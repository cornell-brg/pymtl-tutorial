==> flow/design.v <==
module vc_EnReg
#(
  parameter p_nbits = 1
)(
  input  logic               clk,    
  input  logic               reset,  
  output logic [p_nbits-1:0] q,      
  input  logic [p_nbits-1:0] d,      
  input  logic               en      
);
  always_ff @( posedge clk )
    if ( en )
      q <= d;
endmodule
module vc_Mux2
#(
  parameter p_nbits = 1
)(
  input  logic [p_nbits-1:0] in0, in1,
  input  logic               sel,
  output logic [p_nbits-1:0] out
);
  always_comb
  begin
    case ( sel )
      1'd0 : out = in0;
      1'd1 : out = in1;
      default : out = {p_nbits{1'bx}};
    endcase
  end
endmodule
module vc_Mux3
#(
  parameter p_nbits = 1
)(
  input  logic [p_nbits-1:0] in0, in1, in2,
  input  logic         [1:0] sel,
  output logic [p_nbits-1:0] out
);
  always_comb
  begin
    case ( sel )
      2'd0 : out = in0;
      2'd1 : out = in1;
      2'd2 : out = in2;
      default : out = {p_nbits{1'bx}};
    endcase
  end
endmodule
module vc_LtComparator
#(
  parameter p_nbits = 1
)(
  input  logic [p_nbits-1:0] in0,
  input  logic [p_nbits-1:0] in1,
  output logic               out
);
  assign out = ( in0 < in1 );
endmodule
module vc_ZeroComparator
#(
  parameter p_nbits = 1
)(
  input  logic [p_nbits-1:0] in,
  output logic               out
);
  assign out = ( in == {p_nbits{1'b0}} );
endmodule
module vc_Subtractor
#(
  parameter p_nbits = 1
)(
  input  logic [p_nbits-1:0] in0,
  input  logic [p_nbits-1:0] in1,
  output logic [p_nbits-1:0] out
);
  assign out = in0 - in1;
endmodule
module GcdUnitDpath
(
  input  logic        clk,
  input  logic        reset,
  input  logic [31:0] req_msg,
  output logic [15:0] resp_msg,
  input  logic        a_reg_en,    
  input  logic        b_reg_en,    
  input  logic [1:0]  a_mux_sel,   
  input  logic        b_mux_sel,   
  output logic        is_b_zero,   
  output logic        is_a_lt_b    
);
  localparam c_nbits = 16;
  logic [c_nbits-1:0] req_msg_a = req_msg[31:16];
  logic [c_nbits-1:0] req_msg_b = req_msg[15:0 ];
  logic [c_nbits-1:0] b_reg_out;
  logic [c_nbits-1:0] sub_out;
  logic [c_nbits-1:0] a_mux_out;
  vc_Mux3#(c_nbits) a_mux
  (
    .sel   (a_mux_sel),
    .in0   (req_msg_a),
    .in1   (b_reg_out),
    .in2   (sub_out),
    .out   (a_mux_out)
  );
  logic [c_nbits-1:0] a_reg_out;
  vc_EnReg#(c_nbits) a_reg
  (
    .clk   (clk),
    .reset (reset),
    .en    (a_reg_en),
    .d     (a_mux_out),
    .q     (a_reg_out)
  );
  logic [c_nbits-1:0] b_mux_out;
  vc_Mux2#(c_nbits) b_mux
  (
    .sel   (b_mux_sel),
    .in0   (req_msg_b),
    .in1   (a_reg_out),
    .out   (b_mux_out)
  );
  vc_EnReg#(c_nbits) b_reg
  (
    .clk   (clk),
    .reset (reset),
    .en    (b_reg_en),
    .d     (b_mux_out),
    .q     (b_reg_out)
  );
  vc_LtComparator#(c_nbits) a_lt_b
  (
    .in0   (a_reg_out),
    .in1   (b_reg_out),
    .out   (is_a_lt_b)
  );
  vc_ZeroComparator#(c_nbits) b_zero
  (
    .in    (b_reg_out),
    .out   (is_b_zero)
  );
  vc_Subtractor#(c_nbits) sub
  (
    .in0   (a_reg_out),
    .in1   (b_reg_out),
    .out   (sub_out)
  );
  assign resp_msg = sub_out;
endmodule
module GcdUnitCtrl
(
  input  logic        clk,
  input  logic        reset,
  input  logic        req_val,
  output logic        req_rdy,
  output logic        resp_val,
  input  logic        resp_rdy,
  output logic        a_reg_en,    
  output logic        b_reg_en,    
  output logic [1:0]  a_mux_sel,   
  output logic        b_mux_sel,   
  input  logic        is_b_zero,   
  input  logic        is_a_lt_b    
);
  localparam STATE_IDLE = 2'd0;
  localparam STATE_CALC = 2'd1;
  localparam STATE_DONE = 2'd2;
  logic [1:0] state_reg;
  logic [1:0] state_next;
  always_ff @( posedge clk ) begin
    if ( reset ) begin
      state_reg <= STATE_IDLE;
    end
    else begin
      state_reg <= state_next;
    end
  end
  logic req_go;
  logic resp_go;
  logic is_calc_done;
  assign req_go       = req_val  && req_rdy;
  assign resp_go      = resp_val && resp_rdy;
  assign is_calc_done = !is_a_lt_b && is_b_zero;
  always_comb begin
    state_next = state_reg;
    case ( state_reg )
      STATE_IDLE: if ( req_go    )    state_next = STATE_CALC;
      STATE_CALC: if ( is_calc_done ) state_next = STATE_DONE;
      STATE_DONE: if ( resp_go   )    state_next = STATE_IDLE;
      default:    state_next = 'x;
    endcase
  end
  localparam a_x   = 2'dx;
  localparam a_ld  = 2'd0;
  localparam a_b   = 2'd1;
  localparam a_sub = 2'd2;
  localparam b_x   = 1'dx;
  localparam b_ld  = 1'd0;
  localparam b_a   = 1'd1;
  task cs
  (
    input logic       cs_req_rdy,
    input logic       cs_resp_val,
    input logic [1:0] cs_a_mux_sel,
    input logic       cs_a_reg_en,
    input logic       cs_b_mux_sel,
    input logic       cs_b_reg_en
  );
  begin
    req_rdy   = cs_req_rdy;
    resp_val  = cs_resp_val;
    a_reg_en  = cs_a_reg_en;
    b_reg_en  = cs_b_reg_en;
    a_mux_sel = cs_a_mux_sel;
    b_mux_sel = cs_b_mux_sel;
  end
  endtask
  logic do_swap;
  logic do_sub;
  assign do_swap = is_a_lt_b;
  assign do_sub  = !is_b_zero;
  always_comb begin
    cs( 0, 0, a_x, 0, b_x, 0 );
    case ( state_reg )
      STATE_IDLE:                cs( 1,  0,   a_ld,  1, b_ld, 1 );
      STATE_CALC: if ( do_swap ) cs( 0,  0,   a_b,   1, b_a,  1 );
             else if ( do_sub  ) cs( 0,  0,   a_sub, 1, b_x,  0 );
      STATE_DONE:                cs( 0,  1,   a_x,   0, b_x,  0 );
      default                    cs('x, 'x,   a_x,  'x, b_x, 'x );
    endcase
  end
endmodule
module GcdUnitVerilog
(
  input  logic             clk,
  input  logic             reset,
  input  logic             req_val,
  output logic             req_rdy,
  input  logic [31:0]      req_msg,
  output logic             resp_val,
  input  logic             resp_rdy,
  output logic [15:0]      resp_msg
);
  logic        a_reg_en;
  logic        b_reg_en;
  logic [1:0]  a_mux_sel;
  logic        b_mux_sel;
  logic        is_b_zero;
  logic        is_a_lt_b;
  GcdUnitCtrl ctrl
  (
    .*
  );
  GcdUnitDpath dpath
  (
    .*
  );
endmodule
Tool chain data of GcdUnitVerilog
Tool output for the design above, in the order of the flow.
Line numbers count from 1 in the design file above.
Operators: Yosys type, input widths -> output width; for muxes data width and select width s.
Cell names lack the library's common part.
{ "setup": {"top_module": "GcdUnitVerilog", "clock_port": "clk", "cell_library": "sky130hd", "corner": "tt_025C_1v80"} }

After elaboration
Source: Yosys, flattened and elaborated, memories not mapped. Widths are those after wreduce. Registers that Yosys merges into a memory's read port (data or address) are not register bits. Print and check cells do not count. Equal cells are merged and count once.
{ "classes": {"reduce_and_logical": 10, "equal": 7, "n_mux": 18, "bitwise": 1, "addsub": 1, "cmp": 1} }
{ "op_table": {"columns": ["operator", "count"], "rows": [
  ["$pmux 16 s3", 1],
  ["$pmux 16 s2", 1],
  ["$sub 16x16->16", 1],
  ["$lt 16x16->1", 1],
  ["$logic_not 16->1", 1],
  ["$mux 2", 5],
  ["$ne 2x1->1 const B", 3],
  ["$pmux 2 s3", 1],
  ["$pmux 1 s3", 2],
  ["$pmux 1 s2", 3],
  ["$eq 2x1->1 const B", 2],
  ["$eq 2x2->1 const B", 2],
  ["$logic_not 2->1", 2],
  ["$reduce_or 2->1", 2],
  ["$pmux 2 s2", 1],
  ["$mux 1", 4],
  ["$logic_and 1x1->1", 3],
  ["$reduce_and 3->1", 1],
  ["$not 1->1", 1],
  ["$logic_not 1->1", 1]
]} }
{ "word_totals": {"regBits": 34, "inputBits": 36} }

Longest topological paths
Longest topological path by Yosys (ltp), each cell counted once; first at word level (registers and memories cut), then after technology mapping (sequential cells cut; the memories' decode and read muxes count).
{ "depth": {"depth_word": 6, "abc_area": 1, "depth_mapped": 15, "depth_no_buf": 14} }

Synthesis result
Source: synth_stat.txt of the flow (Yosys; design flattened, memories mapped). It holds for the ABC_AREA given above (unset counts as 0); a run with the other value may have another netlist.
The area totals of this step are shown rounded.
{ "mapped": {"flip_flops": 35, "synth_area_mm2": 0.0029, "cells": 425, "buf_cells": 8} }
{ "types": {"columns": ["type", "count", "type_area_um2"], "rows": [
  ["edfxtp_1", 32, 960.922],
  ["nand2_1", 182, 683.155],
  ["inv_1", 72, 270.259],
  ["ha_1", 16, 200.192],
  ["nand3_1", 37, 185.178],
  ["nor2_1", 24, 90.086],
  ["nand2_2", 11, 68.816],
  ["dfxtp_1", 3, 60.058],
  ["nand4_1", 7, 43.792],
  ["xor2_1", 5, 43.792],
  ["a21oi_1", 7, 35.034],
  ["a21oi_4", 2, 32.531],
  ["nand3_2", 3, 30.029],
  ["nand2_4", 2, 22.522],
  ["nor2_4", 2, 22.522],
  ["fa_1", 1, 20.019],
  ["and2_1", 3, 18.768],
  ["buf_2", 3, 15.014]
]} }
Not listed: further types 9, cells in them 13.

Timing after synthesis
Path of least setup slack by OpenSTA after synthesis, without wires, with an ideal clock, recovery checks aside; 20% of the period is set as input and as output delay. Where synthesis merged equal registers, the netlist keeps one of their names.
{ "synth_timing": {"kind": "register to output", "start": "register dpath.a_reg.q[0]", "end": "output resp_msg[14]", "setup_slack_ns": 1.444, "arrival_ns": 1.676, "t_required_ns": 3.120, "path_stages": 13, "output_delay_ns": 0.780, "period_ns": 3.9, "delay_ns": 1.676, "n_path_buf": 0, "t_first_pin_ns": 0.000, "period_less_setup_slack_ns": 2.456} }
"delay_ns" is the arrival time less input delay plus setup time.
A path that ends at an output port has no setup time.
"path_stages": output pins that drive a net of the path, with the launching flip-flop's if there is one; two outputs of one cell count as two.
"period_less_setup_slack_ns" = period - worst setup slack (recovery checks aside). The figure is calculated, with input and output delays left at 20% of the set period.
The rows between start and end are the longest chain of elaborated cells between them; the timing report does not say that the signal goes this way. Where chains are equally long, one stands for them.
A line is the first line of the expression or statement that the cell stems from. Yosys adds cells for indexed reads and writes and turns some case tables into memories.
{ "synth_between": {"path_cell_list": "edfxtp_1 -> inv_1 -> ha_1 -> inv_1 -> fa_1 -> nand3_1 -> nand3_1 -> nand2_1 -> nand2_1 -> nand2_1 -> nand2_1 -> nand2_1 -> nand2_1", "elab_chain_len": 1} }
{ "synth_rtl": {"columns": ["item", "line_no", "rtl"], "rows": [
  ["start, declared", 7, "output logic [p_nbits-1:0] q,"],
  ["start, assigned", 13, "q <= d;"],
  ["$sub 16x16->16", 77, "assign out = in0 - in1;"],
  ["end, declared", 242, "output logic [15:0]      resp_msg"]
]} }

Path in the finished layout
From the final timing report of stored run 1: the path of least setup slack in the routed layout; clock arrival at registers is part of the times.
{ "layout_timing": {"kind": "register to output", "start": "register dpath.a_reg.q[0]", "end": "output resp_msg[4]", "setup_slack_ns": 0.11, "output_delay_ns": 0.63, "n_path_buf": 1, "path_stages": 9, "period_ns": 3.16, "t_first_pin_ns": 0.29, "arrival_ns": 2.42, "t_required_ns": 2.53} }
The rows between start and end are the longest chain of elaborated cells between them; the timing report does not say that the signal goes this way. Where chains are equally long, one stands for them.
{ "layout_between": {"path_cell_list": "edfxtp_1 -> inv_1 -> ha_1 -> inv_1 -> fa_2 -> nand3_1 -> nand3_2 -> xor2_1 -> clkdlybuf4s50_1", "elab_chain_len": 1} }
{ "layout_rtl": {"columns": ["item", "line_no", "rtl"], "rows": [
  ["start, declared", 7, "output logic [p_nbits-1:0] q,"],
  ["start, assigned", 13, "q <= d;"],
  ["$sub 16x16->16", 77, "assign out = in0 - in1;"],
  ["end, declared", 242, "output logic [15:0]      resp_msg"]
]} }

## Implementation results

Settings and measured results of 2 stored flow runs for module GcdUnitVerilog (sky130hd), not sorted in any way. The constraints put input and output delay at 20% of the set period each and load the outputs with 0.01 pF.
"achieved_period_ns" is the run's clock period less its worst setup slack. It is reckoned from that one timing run; input and output delays stay at 20% of the period that was set.
"worst_path_ns" = time allowed to the worst setup path (clock period - input delay - output delay, where it has them) - its slack; a late launch clock adds to it, a late capture clock takes from it.
Values from the reports are rounded here.
[
  {
    "run": "stored run 1",
    "settings": { "period_ns": 3.16, "CORE_UTILIZATION": 34, "SETUP_SLACK_MARGIN": -0.02, "CORE_MARGIN": 8, "ABC_AREA": 1, "GPL_TIMING_DRIVEN": 0, "GPL_ROUTABILITY_DRIVEN": 0, "CTS_CLUSTER_SIZE": 58, "SLEW_MARGIN": 0, "MAX_ROUTING_LAYER": "met4", "CAP_MARGIN": 20 },
    "results": { "synthArea_mm2": 0.0029, "die_footprint_mm2": 0.012, "layout_stdcell_area_mm2": 0.0036, "layout_utilization_pct": 44, "worstSetupSlack_ns": 0.11, "total_negative_slack_ns": 0.000, "worst_hold_slack_ns": 0.48, "achieved_period_ns": 3.049, "worst_path_ns": 2.42, "timing.worst_path_kind": "register to output" }
  },
  {
    "run": "stored run 2",
    "settings": { "period_ns": 2.45, "CORE_UTILIZATION": 25, "SETUP_SLACK_MARGIN": 0.28, "CORE_MARGIN": 9, "CELL_PAD_IN_SITES_DETAIL_PLACEMENT": 0, "TNS_END_PERCENT": 15, "GPL_TIMING_DRIVEN": 1, "CTS_CLUSTER_SIZE": 17, "CAP_MARGIN": 20, "SLEW_MARGIN": 20 },
    "results": { "synthArea_mm2": 0.0025, "die_footprint_mm2": 0.014, "layout_stdcell_area_mm2": 0.0041, "layout_utilization_pct": 42, "worstSetupSlack_ns": -0.40, "total_negative_slack_ns": -16, "worst_hold_slack_ns": 0.53, "achieved_period_ns": 2.851, "worst_path_ns": 2.36, "timing.worst_path_kind": "register to output" }
  }
]
